==> flow/design.v <==
module reg_bank(
		 input clock,  
		 input reset,  
		 input regwe,  
		 input [63:0] inA,  
		 input [ 3:0] selwreg,  
		 input [ 1:0] endreg,  
		 output reg [63:0] outA,  
		 output reg [63:0] outB,  
		 input [ 3:0] seloutA,  
		 input [ 3:0] seloutB,  
		 input cnstA,  
		 input cnstB,  
		 input enrregA,  
		 input enrregB  
 ); 
reg [63:0] regbank [0:15];
integer i;	
always @(posedge clock)
	if(reset)
		begin
			for (i = 0; i < 16; i = i+1)
				begin
						regbank [i] <= 64'h0; 
				end
		end
	else 	
		if(regwe)
			begin
				case(endreg)
					2'b00: regbank[selwreg] <= inA;
					2'b01: regbank[selwreg][63:32] <= inA[63:32];
					2'b10: regbank[selwreg][31:0] <= inA[31:0];	
					2'b11: regbank[selwreg] <= {inA[31:0], inA[63:32]};
				endcase
			end
always @(posedge clock)
	if(reset)
		outA <= 64'h0;
	else 
		if(cnstA==0)
			begin
				if(enrregA)
					outA <= regbank[seloutA];
			end
		else
			begin
				outA <= {{(31){seloutA[1]}}, seloutA[3], {(31){seloutA[0]}}, seloutA[2]};
			end
always @(posedge clock)
	if(reset)
		outB <= 64'h0;
	else
		if(cnstB==0)
			begin
				if(enrregB)
					outB <= regbank[seloutB];
			end
		else
			begin
				outB <= {{(31){seloutB[1]}}, seloutB[3], {(31){seloutB[0]}}, seloutB[2]};
			end
endmodule
Reports on reg_bank --
The steps from the RTL of reg_bank to its reports follow in flow order. Line numbers count from 1 in the design file above. Operators carry their Yosys type and port widths (W data, S select, Z words). Cell names lack the library's common part. The mark - stands for no value.
Design: top module reg_bank, clock port clock, library sky130hd, timing corner tt_025C_1v80

After elaboration --
Source: Yosys, flattened and elaborated, memories not mapped. Widths are those after wreduce. Registers that Yosys merges into a memory's read port (data or address) are not register bits. Print and check cells do not count. Equal cells are merged and count once. Memory sizes are those after Yosys's memory passes, which may raise the word count (mostly to a power of two), join words into wider ones and drop unused or constant bits.
Word-level totals: output and inout port bits 128, memories 1, bits in writable memories 1024, flip-flop bits (word level) 128
Memories:
- regbank | words 16, bits a word 64, line 17 | reg [63:0] regbank [0:15];
Cells by class: reductions and logical operators 7, bitwise logic cells 6, mux-type cells 35, equality and inequality tests 3
Operator list (number):
- $mux W64 | 16
- $mux W32 | 6
- $reduce_or A3 Y1 | 4
- $pmux W2 S2 | 2
- $mux W2 | 4
- $or A1 B1 Y1 | 6
- $mux W1 | 5
- $eq A2 B2 Y1 const B | 2
- $reduce_bool A2 Y1 | 2
- $pmux W1 S2 | 2
- $eq A2 B1 Y1 const B | 1
- $logic_not A2 Y1 | 1

Logic depth --
Longest topological path by Yosys (ltp), each cell counted once; first at word level (registers and memories cut), then after technology mapping (sequential cells cut; the memories' decode and read muxes count).
Depth: depth in word-level cells 8, ABC_AREA 0, mapped depth 8, mapped depth without buffers 4

After synthesis --
Yosys stat after the flow's synthesis: flattened, memories mapped to cells. It holds for the ABC_AREA given above (unset counts as 0); a run with the other value may have another netlist.
Cells by type:
- edfxtp_1 | number 1024, total area 3.07E+04 µm²
- mux4_2 | number 374, total area 8.42E+03 µm²
- nor2_1 | number 1039, total area 3899.99 µm²
- dfxtp_1 | number 128, total area 2.56E+03 µm²
- mux2i_1 | number 252, total area 2.52E+03 µm²
- mux2_2 | number 129, total area 1.45E+03 µm²
- mux2i_4 | number 60, total area 1.35E+03 µm²
- a21oi_1 | number 201, total area 1.01E+03 µm²
- o22a_1 | number 89, total area 779.498 µm²
- buf_2 | number 152, total area 760.73 µm²
- clkbuf_1 | number 177, total area 664.387 µm²
- o21ai_0 | number 109, total area 545.523 µm²
- o31ai_1 | number 56, total area 420.403 µm²
- buf_6 | number 37, total area 416.65 µm²
- o22ai_1 | number 64, total area 400.384 µm²
- buf_8 | number 18, total area 270.259 µm²
- o21bai_1 | number 33, total area 247.738 µm²
- mux4_1 | number 9, total area 236.477 µm²
Not listed: further types 33, cells in them 305.
Synthesis totals: buffer cells 414, flip-flops 1152, mapped area 58697.5 µm², sequential part of the area 33311.9 µm², standard cells after synthesis 4256

Timing after synthesis --
Path of least setup slack by OpenSTA after synthesis, without wires, with an ideal clock, recovery checks aside; 20% of the period is set as input and as output delay. Where synthesis merged equal registers, the netlist keeps one of their names.
Timing after synthesis: path type input port to flip-flop, start point in reset, end point mem regbank[3][0], period 3360 ps, delay of the path 2095 ps, input delay 672 ps, slack 593 ps, stages on the path 6, data arrival time 2373 ps, data required time 2966 ps, synthesis period reached 2767 ps
"delay of the path" is the arrival time less input delay plus setup time. "stages on the path" counts driving pins, that of a launching flip-flop among them; a cell with two outputs on the path counts twice. "synthesis period reached" = period - worst setup slack (recovery checks aside). The figure is calculated, with input and output delays left at 20% of the set period.
Between the ends, after synthesis: cells stage by stage buf_2 nand2b_1 buf_4 nor4_4 nand3_1 nand2b_1
RTL lines, path after synthesis:
- from (decl) | line 3 | input reset,
- to (decl) | line 17 | reg [63:0] regbank [0:15];
Chain of elaborated cells between the ends: none given.

Worst path after layout --
Path of least setup slack in the final report of job 1 (OpenROAD, finished layout, wires in). Where an end is a register, its clock arrival counts in the times. The report prints the path's times to 10 ps; the period is as set.
Timing after layout: path type input port to flip-flop, start point in selwreg[0], end point mem regbank[5][60], data arrival time 2190 ps, data required time 2160 ps, stages on the path 9, input delay 350 ps, slack -30 ps, period 1760 ps
Between the ends, after layout: cells stage by stage dlygate4sd2_1 buf_4 nor2b_2 nor3b_4 buf_4 nand2_2 buf_12 nand2b_4 clkbuf_16
RTL lines, path after layout:
- from (decl) | line 6 | input [ 3:0] selwreg,
- to (decl) | line 17 | reg [63:0] regbank [0:15];
Chain of elaborated cells between the ends: none given.

Data sheet: physical implementation of reg_bank

Settings and measured results of 2 stored flow runs for module reg_bank (sky130hd), not sorted in any way. The constraints put input and output delay at 20% of the set period each and load the outputs with 0.01 pF.
"reached clock period": clock period set for the run, less the worst setup slack. It is reckoned from that one timing run; input and output delays stay at 20% of the period that was set.
"critical path time" means the part of the period allowed to the worst setup path (the constraints hold back 20% at inputs and 20% at outputs) less its slack; where the path has registers, the arrival times of their clocks count too.
"power consumption" rests on the timing tool's default activity at the inputs, not on a simulated workload.
"critical path time" is given in steps of 10 ps.

* Job 1 | settings: period_ns 1.76; CORE_UTILIZATION 42; PLACE_DENSITY 0.87; CORE_MARGIN 3; CELL_PAD_IN_SITES_GLOBAL_PLACEMENT 1; TNS_END_PERCENT 60; GPL_TIMING_DRIVEN 1; GPL_ROUTABILITY_DRIVEN 0; CTS_CLUSTER_SIZE 19; CTS_CLUSTER_DIAMETER 393; CAP_MARGIN 5; SLEW_MARGIN 20 | results: area of the synthesized netlist 58697.5 µm²; die footprint 144278.0 µm²; standard-cell area after routing 71850.2 µm²; utilization in the final report 52.0 %; worst setup slack after layout -33 ps; total negative setup slack -224 ps; worst hold slack in the final report 87 ps; power consumption 59496 µW; reached clock period 1793 ps; critical path time 1440 ps; worst path kind input port to flip-flop
* Job 2 | settings: period_ns 3.28; CORE_UTILIZATION 35; PLACE_DENSITY_LB_ADDON 0.29; CORE_MARGIN 2; CELL_PAD_IN_SITES_GLOBAL_PLACEMENT 1; CELL_PAD_IN_SITES_DETAIL_PLACEMENT 1; TNS_END_PERCENT 50; CTS_CLUSTER_SIZE 17; CTS_CLUSTER_DIAMETER 174; MIN_ROUTING_LAYER met2; MAX_ROUTING_LAYER met5; CAP_MARGIN 20; SLEW_MARGIN 20 | results: area of the synthesized netlist 58697.5 µm²; die footprint 170999.0 µm²; standard-cell area after routing 67922.6 µm²; utilization in the final report 40.7 %; worst setup slack after layout 573 ps; total negative setup slack 0 ps; worst hold slack in the final report 445 ps; power consumption 32998 µW; reached clock period 2707 ps; critical path time 2050 ps; worst path kind input port to flip-flop
